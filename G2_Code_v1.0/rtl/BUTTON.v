==> flow/design.v <==
module BUTTON(irst,iclk,ivsync,ibtn_0,ibtn_1,ibtn_2,obtn0_index,obtn1_index,obtn2_index);
	input						irst;
	input						iclk;
	input						ivsync;
	input						ibtn_0;
	input						ibtn_1;
	input						ibtn_2;
	output reg[7:0]				obtn0_index;
	output reg[7:0]				obtn1_index;
	output reg[7:0]				obtn2_index;
	reg[3:0]					btn0_debounce;
	reg[3:0]					btn1_debounce;
	reg[3:0]					btn2_debounce;
	reg[3:0]					btn0_status;
	reg[3:0]					btn1_status;
	reg[3:0]					btn2_status;
	reg[1:0]					vsync_sr;
	wire						vs_rising;
	assign	vs_rising = (vsync_sr == 2'b01) ? 1'b1 : 1'b0;		 
	always@(posedge iclk or negedge irst)
		begin
			if(!irst)
				vsync_sr <= 2'b00;
			else
				vsync_sr <= {vsync_sr,ivsync};
		end
	always@(posedge iclk or negedge irst)
		begin
			if(!irst)
				begin
					btn0_debounce <= 4'd0;
					btn0_status <= 4'd0;
					obtn0_index <= 8'd0;
				end
			else
				case(btn0_status)
					4'd0:	
						begin
							if(ibtn_0 == 1'b0)
								btn0_status <= 4'd1;
							else
								btn0_status <= 4'd0;
						end
					4'd1: 
						begin
							if(vs_rising)
								begin
									if(btn0_debounce > 4'd5)
										begin
											btn0_debounce <= 4'd0;
											btn0_status <= 4'd2;
										end
									else
										begin
											btn0_status <= 4'd1;
											btn0_debounce <= btn0_debounce + 4'd1;
										end
								end
							else
								btn0_status <= 4'd1;
						end
					4'd2:
						begin
							if(ibtn_0 == 1'b1)
								btn0_status <= 4'd3;
							else
								btn0_status <= 4'd0;
						end
					4'd3:
						begin
							btn0_status <= 4'd0;
							if(obtn0_index == (8'd255 - 1))
								obtn0_index <= 8'd0;
							else
								obtn0_index <= obtn0_index + 8'd1;
						end
					default: btn0_status <= 4'd0;
				endcase
		end
	always@(posedge iclk or negedge irst)
		begin
			if(!irst)
				begin
					btn1_debounce <= 4'd0;
					btn1_status <= 4'd0;
					obtn1_index <= 8'd0;
				end
			else
				case(btn1_status)
					4'd0:
						begin
							if(ibtn_1 == 1'b0)
								btn1_status <= 4'd1;
							else
								btn1_status <= 4'd0;
						end
					4'd1: 
						begin
							if(vs_rising)
								begin
									if(btn1_debounce > 4'd5)
										begin
											btn1_debounce <= 4'd0;
											btn1_status <= 4'd2;
										end
									else
										begin
											btn1_status <= 4'd1;
											btn1_debounce <= btn1_debounce + 4'd1;
										end
								end
							else
								btn1_status <= 4'd1;
						end
					4'd2:
						begin
							if(ibtn_1 == 1'b1)
								btn1_status <= 4'd3;
							else
								btn1_status <= 4'd0;
						end
					4'd3:
						begin
							btn1_status <= 4'd0;
							if(obtn1_index == (8'd255 - 1))
								obtn1_index <= 8'd0;
							else
								obtn1_index <= obtn1_index + 8'd1;
						end
					default: btn1_status <= 4'd0;
				endcase
		end
	always@(posedge iclk or negedge irst)
		begin
			if(!irst)
				begin
					btn2_debounce <= 4'd0;
					btn2_status <= 4'd0;
					obtn2_index <= 8'd0;
				end
			else
				case(btn2_status)
					4'd0:
						begin
							if(ibtn_2 == 1'b0)
								btn2_status <= 4'd1;
							else
								btn2_status <= 4'd0;
						end
					4'd1: 
						begin
							if(vs_rising)
								begin
									if(btn2_debounce > 4'd5)
										begin
											btn2_debounce <= 4'd0;
											btn2_status <= 4'd2;
										end
									else
										begin
											btn2_status <= 4'd1;
											btn2_debounce <= btn2_debounce + 4'd1;
										end
								end
							else
								btn2_status <= 4'd1;
						end
					4'd2:
						begin
							if(ibtn_2 == 1'b1)
								btn2_status <= 4'd3;
							else
								btn2_status <= 4'd0;
						end
					4'd3:
						begin
							btn2_status <= 4'd0;
							if(obtn2_index == (8'd255 - 1))
								obtn2_index <= 8'd0;
							else
								obtn2_index <= obtn2_index + 8'd1;
						end
					default: btn2_status <= 4'd0;
				endcase
		end
endmodule
From RTL to reports: BUTTON
Tool output for the design above, in the order of the flow.
Lines are those of the file above, counted from 1.
Cell names lack the library's common part.
A cell with - has no value.
- top: BUTTON
- clock port: iclk
- standard-cell library: sky130hd
- corner: tt_025C_1v80

Elaborated design
Source: Yosys, flattened and elaborated, memories not mapped. Widths are those after wreduce. Registers that Yosys merges into a memory's read port (data or address) are not register bits. Print and check cells do not count. Equal cells are merged and count once.
- noted register bits: 50
- bits of input ports at 6
- output and inout bits at 24
- word-level cells: 60
- $add $sub $neg at 6
- $lt $le $gt $ge: 3
- equal/unequal tests at 13
- muxes and demuxes: 22
- reduce/logical cells at 6
- operator list (cell ; number):
    4-bit parallel mux with 3-bit select ; 3
    4-bit by 2-bit == test with 1-bit output with constant B ; 6
    8-bit by 1-bit adder with 8-bit output with constant B ; 3
    8-bit == test with constant B ; 3
    8-bit two-way mux ; 3
    2-bit two-way mux ; 9
    4-bit by 1-bit adder with 4-bit output with constant B ; 3
    4-bit by 1-bit == test with 1-bit output with constant B ; 3
    4-bit by 3-bit > comparator with 1-bit output with constant B ; 3
    4-bit logical NOT ; 3
    4-bit two-way mux ; 3
    2-bit AND reduction ; 3
    1-bit two-way mux ; 4
    2-bit by 1-bit == test with 1-bit output with constant B ; 1

Longest topological paths
Yosys ltp: most cells in a row. Word level: on the elaborated netlist, between registers, memories and ports. Mapped: between sequential cells and ports; inverters and the memories' decode and read muxes count.
- noted depth in word-level cells: 4
- noted ABC_AREA: 0
- noted depth in mapped cells: 5
- depth with buffers taken out: 5

Mapped cells and area
The flow's flattened synthesis, as Yosys stat reports it; memories are mapped. The netlist is that of the ABC_AREA named above (0 if unset); the other value can give another one.
- cell types (cell type ; number ; area in all (um^2)):
    dfrtp_1 ; 47 ; 1.18E+03
    ha_1 ; 15 ; 187.68
    nand3_1 ; 20 ; 100.096
    o21ai_0 ; 17 ; 85.082
    dfstp_2 ; 3 ; 78.826
    inv_1 ; 21 ; 78.826
    nand4_1 ; 11 ; 68.816
    nand2_1 ; 16 ; 60.058
    nor2_1 ; 14 ; 52.55
    nor2b_1 ; 8 ; 50.048
    or3_1 ; 8 ; 50.048
    mux2_2 ; 4 ; 45.043
    a21oi_1 ; 7 ; 35.034
    o311ai_0 ; 4 ; 35.034
    xnor2_1 ; 4 ; 35.034
    a211o_1 ; 3 ; 26.275
    a22o_1 ; 3 ; 26.275
    nor4b_1 ; 3 ; 26.275
Not listed: further types 20, cells in them 48.
- noted standard cells after synthesis: 256
- mapped area at 2562.5 um^2
- sequential part of the area: 1255.0 um^2
- noted flip-flops: 50
- noted buffer cells: 6

Path before layout
OpenSTA on the mapped netlist: ideal clock, no wires. The path of least setup slack (recovery checks aside). Input and output delay are each 20% of the period. Register names are those of the netlist, which keeps one name where synthesis merged equal registers.
- path kind: flip-flop to flip-flop
- from: register btn0_debounce[0]
- to: register btn0_debounce[0]
- period: 2470 ps
- library setup time at 125 ps
- launch time at the first pin at 0 ps
- arrival time: 1202 ps
- required time at 2345 ps
- noted setup slack: 1143 ps
- path delay at 1327 ps
- stages: 6
- buffers on the path: 0
- synthesis period reached at 1327 ps
"path delay" = arrival - input delay + setup time.
"stages" counts driving pins, that of a launching flip-flop among them; a cell with two outputs on the path counts twice.
"synthesis period reached" = period - worst setup slack (recovery checks aside). The figure is calculated, with input and output delays left at 20% of the set period.
The rows between start and end are the longest chain of elaborated cells between them; the timing report does not say that the signal goes this way. Where chains are equally long, one stands for them.
Each line given opens the expression or statement behind the cell; cells for indexed reads and writes are added by Yosys, which also makes memories of some case tables.
At most two assigning lines are given for a register; there are more.
- path through: dfrtp_1 inv_1 ha_1 nor3b_1 nor3_1 mux2_2
- cells in the longest elaborated chain at 2
- elaborated cells between the ends (all ways): 3
- RTL lines with such cells at 2
- those cells by class: add/sub (1); compare (1); mux (1)
- ends and longest elaborated chain, after synthesis (item ; line ; RTL):
    from (decl) ; 11 ; reg[3:0] btn0_debounce;
    from (assign) ; 31 ; btn0_debounce <= 4'd0;
    from (assign) ; 56 ; btn0_debounce <= btn0_debounce + 4'd1;
    4-bit by 1-bit adder with 4-bit output ; 56 ;
    4-bit two-way mux ; 48 ; if(btn0_debounce > 4'd5)
    to (assign) ; 50 ; btn0_debounce <= 4'd0;
    to (assign) ; 56 ;
    to (decl) ; 11 ;

Worst path after layout
Path of least setup slack in the final report of run 1 (OpenROAD, finished layout, wires in). Where an end is a register, its clock arrival counts in the times.
The path's times are printed in steps of 10 ps; the period is the one set.
- path kind: flip-flop to output port
- from: register obtn0_index[4]
- to: output obtn0_index[4]
- period: 2200 ps
- output delay at 440 ps
- launch time at the first pin at 300 ps
- arrival time: 1200 ps
- required time at 1760 ps
- noted setup slack: 560 ps
- stages: 2
- buffers on the path: 1
At most two assigning lines are given for a register; there are more.
- path through: dfrtp_1 clkdlybuf4s50_1
- cells in the longest elaborated chain at 0
- elaborated cells between the ends (all ways): 0
- RTL lines with such cells at 0
- ends and longest elaborated chain, after layout (item ; line ; RTL):
    from (decl) ; 8 ; output reg[7:0] obtn0_index;
    from (assign) ; 33 ; obtn0_index <= 8'd0;
    from (assign) ; 75 ; obtn0_index <= obtn0_index + 8'd1;
    to (decl) ; 8 ;

Hand-over note for BUTTON

Design BUTTON on sky130hd. What follows are 2 stored runs of the flow, each under its own settings; their order means nothing. The constraints put input and output delay at 20% of the set period each and load the outputs with 0.01 pF.
"clock period reached" means the clock period less the worst setup slack. The figure is calculated, with input and output delays left at 20% of the set period.
"time of the worst setup path" is the time allowed to the run's worst setup path (the clock period less input and output delay, where it has them) less its slack. Clock arrival times count: a late capture clock shortens it, a late launch clock lengthens it.
"total power after layout" rests on the timing tool's default activity at the inputs, not on a simulated workload.
"time of the worst setup path" is given in steps of 10 ps.

Run 1

==> flow/run.sh <==
#!/bin/bash
# the make line also repeats the synthesis and layout settings of config.mk as NAME=value (left out here)
make -C /OpenROAD-flow-scripts/flow DESIGN_CONFIG=/design/flow/config.mk WORK_HOME=/design/flow/orfs CLKGATE_MAP_FILE= finish
==> flow/config.mk <==
export PLATFORM = sky130hd
export DESIGN_NAME = BUTTON
export DESIGN_NICKNAME = BUTTON
export VERILOG_FILES = /design/flow/design.v
export SDC_FILE = /design/flow/constraint.sdc
export NUM_CORES = 4
export LEC_CHECK = 0
export CAP_MARGIN = 20
export CELL_PAD_IN_SITES_DETAIL_PLACEMENT = 1
export CELL_PAD_IN_SITES_GLOBAL_PLACEMENT = 1
export CORE_ASPECT_RATIO = 1.32
export CORE_MARGIN = 2
export CORE_UTILIZATION = 39
export CTS_CLUSTER_DIAMETER = 388
export GPL_ROUTABILITY_DRIVEN = 1
export GPL_TIMING_DRIVEN = 0
export HOLD_SLACK_MARGIN = -0.02
export PLACE_DENSITY = 0.9
export SETUP_SLACK_MARGIN = 0.52
export SLEW_MARGIN = 40
==> flow/constraint.sdc <==
create_clock -name core_clock -period 2.2 [get_ports {iclk}]
set_input_delay 0.4400 -clock core_clock [delete_from_list [all_inputs] [get_ports {iclk}]]
set_output_delay 0.4400 -clock core_clock [all_outputs]
set_load 0.01 [all_outputs]

Measured in run 1:
- noted the time of the worst setup path: 1200 ps
- critical path kind: flip-flop to output port
- noted the die area: 7240.7 um^2
- total power after layout: 1484 µW
- clock period reached at 1644 ps
- lowest setup slack: 556 ps
- final utilization at 51.7 %
- standard-cell area after routing at 3241.9 um^2
- netlist area reported by Yosys: 2562.5 um^2

Run 2

==> flow/run.sh <==
#!/bin/bash
# the make line also repeats the synthesis and layout settings of config.mk as NAME=value (left out here)
make -C /OpenROAD-flow-scripts/flow DESIGN_CONFIG=/design/flow/config.mk WORK_HOME=/design/flow/orfs CLKGATE_MAP_FILE= finish
==> flow/config.mk <==
export PLATFORM = sky130hd
export DESIGN_NAME = BUTTON
export DESIGN_NICKNAME = BUTTON
export VERILOG_FILES = /design/flow/design.v
export SDC_FILE = /design/flow/constraint.sdc
export NUM_CORES = 4
export LEC_CHECK = 0
export ABC_AREA = 1
export CAP_MARGIN = 25
export CELL_PAD_IN_SITES_DETAIL_PLACEMENT = 0
export CELL_PAD_IN_SITES_GLOBAL_PLACEMENT = 3
export CORE_MARGIN = 10
export CORE_UTILIZATION = 43
export CTS_CLUSTER_DIAMETER = 273
export PLACE_DENSITY_LB_ADDON = 0.15
export SETUP_SLACK_MARGIN = -0.02
export SLEW_MARGIN = 20
export TNS_END_PERCENT = 40
==> flow/constraint.sdc <==
create_clock -name core_clock -period 1.49 [get_ports {iclk}]
set_input_delay 0.2980 -clock core_clock [delete_from_list [all_inputs] [get_ports {iclk}]]
set_output_delay 0.2980 -clock core_clock [all_outputs]
set_load 0.01 [all_outputs]

Run 2: unfinished; error FLW-0024 in placement.

End of note.
