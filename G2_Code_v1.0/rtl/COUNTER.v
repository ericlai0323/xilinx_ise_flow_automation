==> flow/design.v <==
module COUNTER(irst,iclk,ivsync,oCount_1s);
	input				irst;
	input				iclk;
	input				ivsync;
	output reg[7:0]		oCount_1s;
	reg[9:0]			count_1s;
	reg[1:0]			vsync_sr;
	wire				vs_rising;
	assign	vs_rising = (vsync_sr == 2'b01) ? 1'b1 : 1'b0;		 
	always@(posedge iclk or negedge irst)
		begin
			if(!irst)
				vsync_sr <= 2'b00;
			else
				vsync_sr <= {vsync_sr,ivsync};
		end
	always@(posedge iclk or negedge irst)
		begin
			if(!irst)
				begin
					oCount_1s <= 8'd0;
					count_1s <= 10'd0;
				end
			else
				begin
					if(vs_rising)
						begin
							if(count_1s == 10'd60 - 1)
								begin
									count_1s <= 10'd0;
									if(oCount_1s == 8'd255 - 1)
										oCount_1s <= 8'd0;
									else
										oCount_1s <= oCount_1s + 8'd1;
								end
							else
								count_1s <= count_1s + 10'd1;
						end
				end
		end
endmodule
==> Reports on COUNTER <==
What the tools print for COUNTER, step after step.
Line numbers count from 1 in the design file above.
Library cell names are shortened.
{ "inputs": {"design": "COUNTER", "clock": "iclk", "lib": "sky130hd", "pvt_corner": "tt_025C_1v80"} }

==> Elaborated design <==
Yosys after proc, flatten, opt, wreduce and memory -nomap, before mapping. Enables and synchronous resets that opt folds into registers are not counted as muxes. Memory bits, and registers merged into a memory's read port (data or address), are not among the register bits. Print and check cells are not counted. Equal cells are merged and count once.
{ "classes": {"add_sub_neg": 2, "reduce_and_logical": 1, "muxes": 3, "n_eq": 3} }
{ "ops": {"columns": ["operator", "n"], "rows": [
  ["adder 10 x 1 -> 10 bit with constant B", 1],
  ["== test 10 x 6 -> 1 bit with constant B", 1],
  ["two-way mux 10 bit", 1],
  ["adder 8 x 1 -> 8 bit with constant B", 1],
  ["== test 8 bit with constant B", 1],
  ["two-way mux 8 bit", 1],
  ["== test 2 x 1 -> 1 bit with constant B", 1],
  ["AND reduction 2 bit", 1],
  ["two-way mux 1 bit", 1]
]} }
{ "word_totals": {"regBits": 20, "input_bits": 3} }

==> Longest topological paths <==
Yosys ltp: most cells in a row. Word level: on the elaborated netlist, between registers, memories and ports. Mapped: between sequential cells and ports; inverters and the memories' decode and read muxes count.
{ "depth": {"depth_word": 3, "ABC_AREA": 0, "depth_mapped": 6, "depth_no_buf": 6} }

==> Synthesis result <==
Source: synth_stat.txt of the flow (Yosys; design flattened, memories mapped). It holds for the ABC_AREA given above (unset counts as 0); a run with the other value may have another netlist.
{ "synth_totals": {"seqArea_um2": 500.5, "flip_flops": 20, "buf_cells": 4, "cells": 110, "synth_area_um2": 1054.8} }
{ "by_type": {"columns": ["type", "n", "type_area_um2"], "rows": [
  ["dfrtp_1", 20, 500.48],
  ["nand2_1", 16, 60.058],
  ["o21ai_0", 12, 60.058],
  ["a21oi_1", 8, 40.038],
  ["ha_1", 3, 37.536],
  ["xor2_1", 3, 26.275],
  ["and3_1", 4, 25.024],
  ["nand3_1", 5, 25.024],
  ["nand4b_4", 1, 23.773],
  ["nand4_1", 3, 18.768],
  ["xnor2_1", 2, 17.517],
  ["and4bb_4", 1, 16.266],
  ["nand3b_1", 2, 15.014],
  ["o31ai_1", 2, 15.014],
  ["and4bb_2", 1, 12.512],
  ["nand2b_1", 2, 12.512],
  ["nor4_1", 2, 12.512],
  ["or3_1", 2, 12.512]
]} }
Other cell types: 15; their cells: 21.

==> Worst setup path after synthesis <==
Path of least setup slack by OpenSTA after synthesis, without wires, with an ideal clock, recovery checks aside; 20% of the period is set as input and as output delay. Where synthesis merged equal registers, the netlist keeps one of their names.
{ "synth_path": {"path_type": "reg-to-reg", "startpoint": "register count_1s[0]", "endpoint": "register oCount_1s[7]", "path_buffers": 0, "arrival_time_ns": 1.454, "launch_ns": 0.000, "stages": 6, "tclk_ns": 1.43, "path_delay_ns": 1.520, "setup_slack_ns": -0.090, "required_ns": 1.364, "synth_period_reached_ns": 1.52} }
"path_delay_ns" is the arrival time less input delay plus setup time.
"stages": output pins that drive a net of the path, with the launching flip-flop's if there is one; two outputs of one cell count as two.
"synth_period_reached_ns" = period - worst setup slack (recovery checks aside). The figure is calculated, with input and output delays left at 20% of the set period.
The rows between start and end are the longest chain of elaborated cells between them; the timing report does not say that the signal goes this way. Where chains are equally long, one stands for them.
A line is the first line of the expression or statement that the cell stems from. Yosys adds cells for indexed reads and writes and turns some case tables into memories.
At most two assigning lines are given for a register; there are more.
{ "synth_via": {"cell_sequence": "dfrtp_1 > ha_1 > and4bb_2 > nand4b_4 > or4_1 > nand2_1", "elab_chain_cells": 2, "cone_cells": 2, "cone_lines": 1, "cone_classes": "eq/ne: 1; reduce/logical: 1"} }
{ "synth_rtl": {"columns": ["element", "line", "rtl"], "rows": [
  ["from (decl)", 6, "reg[9:0] count_1s;"],
  ["from (assign)", 22, "count_1s <= 10'd0;"],
  ["from (assign)", 37, "count_1s <= count_1s + 10'd1;"],
  ["== test 10 x 6 -> 1 bit", 28, "if(count_1s == 10'd60 - 1)"],
  ["AND reduction 2 bit", null, null],
  ["to (assign)", 32, "oCount_1s <= 8'd0;"],
  ["to (assign)", 34, "oCount_1s <= oCount_1s + 8'd1;"],
  ["to (decl)", 5, "output reg[7:0] oCount_1s;"]
]} }

==> Worst path after layout <==
From the final timing report of run 1: the path of least setup slack in the routed layout; clock arrival at registers is part of the times.
{ "layout_path": {"path_type": "reg-to-reg", "startpoint": "register count_1s[0]", "endpoint": "register oCount_1s[7]", "launch_ns": 0.30, "path_buffers": 0, "arrival_time_ns": 1.82, "stages": 6, "tclk_ns": 0.985, "required_ns": 1.24, "setup_slack_ns": -0.57} }
The rows between start and end are the longest chain of elaborated cells between them; the timing report does not say that the signal goes this way. Where chains are equally long, one stands for them.
At most two assigning lines are given for a register; there are more.
{ "layout_via": {"cell_sequence": "dfrtp_1 > ha_2 > and4bb_4 > nand4b_4 > or4_4 > nand2_2", "elab_chain_cells": 2, "cone_cells": 2, "cone_lines": 1, "cone_classes": "eq/ne: 1; reduce/logical: 1"} }
{ "layout_rtl": {"columns": ["element", "line", "rtl"], "rows": [
  ["from (decl)", 6, "reg[9:0] count_1s;"],
  ["from (assign)", 22, "count_1s <= 10'd0;"],
  ["from (assign)", 37, "count_1s <= count_1s + 10'd1;"],
  ["== test 10 x 6 -> 1 bit", 28, "if(count_1s == 10'd60 - 1)"],
  ["AND reduction 2 bit", null, null],
  ["to (assign)", 32, "oCount_1s <= 8'd0;"],
  ["to (assign)", 34, "oCount_1s <= oCount_1s + 8'd1;"],
  ["to (decl)", 5, "output reg[7:0] oCount_1s;"]
]} }

Stored flow runs of COUNTER (2 of them; Yosys, OpenROAD, sky130hd). They differ in their settings and are not a sequence. Constraints: input delay and output delay 20% of the set period each, output load 0.01 pF.
By "achieved clock period (ns)" is meant the clock period of the run minus its worst setup slack. This is arithmetic on one report: input and output delays are still those of the set period (20% each).
"worst setup path time (ns)" means the part of the period allowed to the worst setup path (the constraints hold back 20% at inputs and 20% at outputs) less its slack; where the path has registers, the arrival times of their clocks count too.
"finish__power__total" is the tool's figure for a default switching activity; nothing was simulated.

settings of run 1
{
  "period_ns": 0.985,
  "CAP_MARGIN": 20,
  "CORE_MARGIN": 2,
  "CORE_UTILIZATION": 40,
  "SLEW_MARGIN": 20
}
report of run 1
yosys chip area after synthesis (um^2): 1054.8
finish__design__die__area: 3063.6
finish__design__instance__area__stdcell: 1731.7
finish__design__instance__utilization: 0.6990
finish__timing__setup__ws: -0.571
finish__timing__setup__tns: -9.160
finish__timing__hold__ws: 0.216
finish__power__total: 2.539e-03
achieved clock period (ns): 1.556
worst setup path time (ns): 1.56
worst setup path kind: reg-to-reg

settings of run 2
{
  "period_ns": 0.964,
  "CORE_UTILIZATION": 71,
  "PLACE_DENSITY_LB_ADDON": 0.18,
  "CELL_PAD_IN_SITES_GLOBAL_PLACEMENT": 2,
  "CELL_PAD_IN_SITES_DETAIL_PLACEMENT": 2,
  "TNS_END_PERCENT": 45,
  "GPL_ROUTABILITY_DRIVEN": 1,
  "CTS_CLUSTER_DIAMETER": 310,
  "CAP_MARGIN": 20,
  "CORE_MARGIN": 2,
  "SLEW_MARGIN": 20
}
report of run 2: did not finish, place, FLW-0024
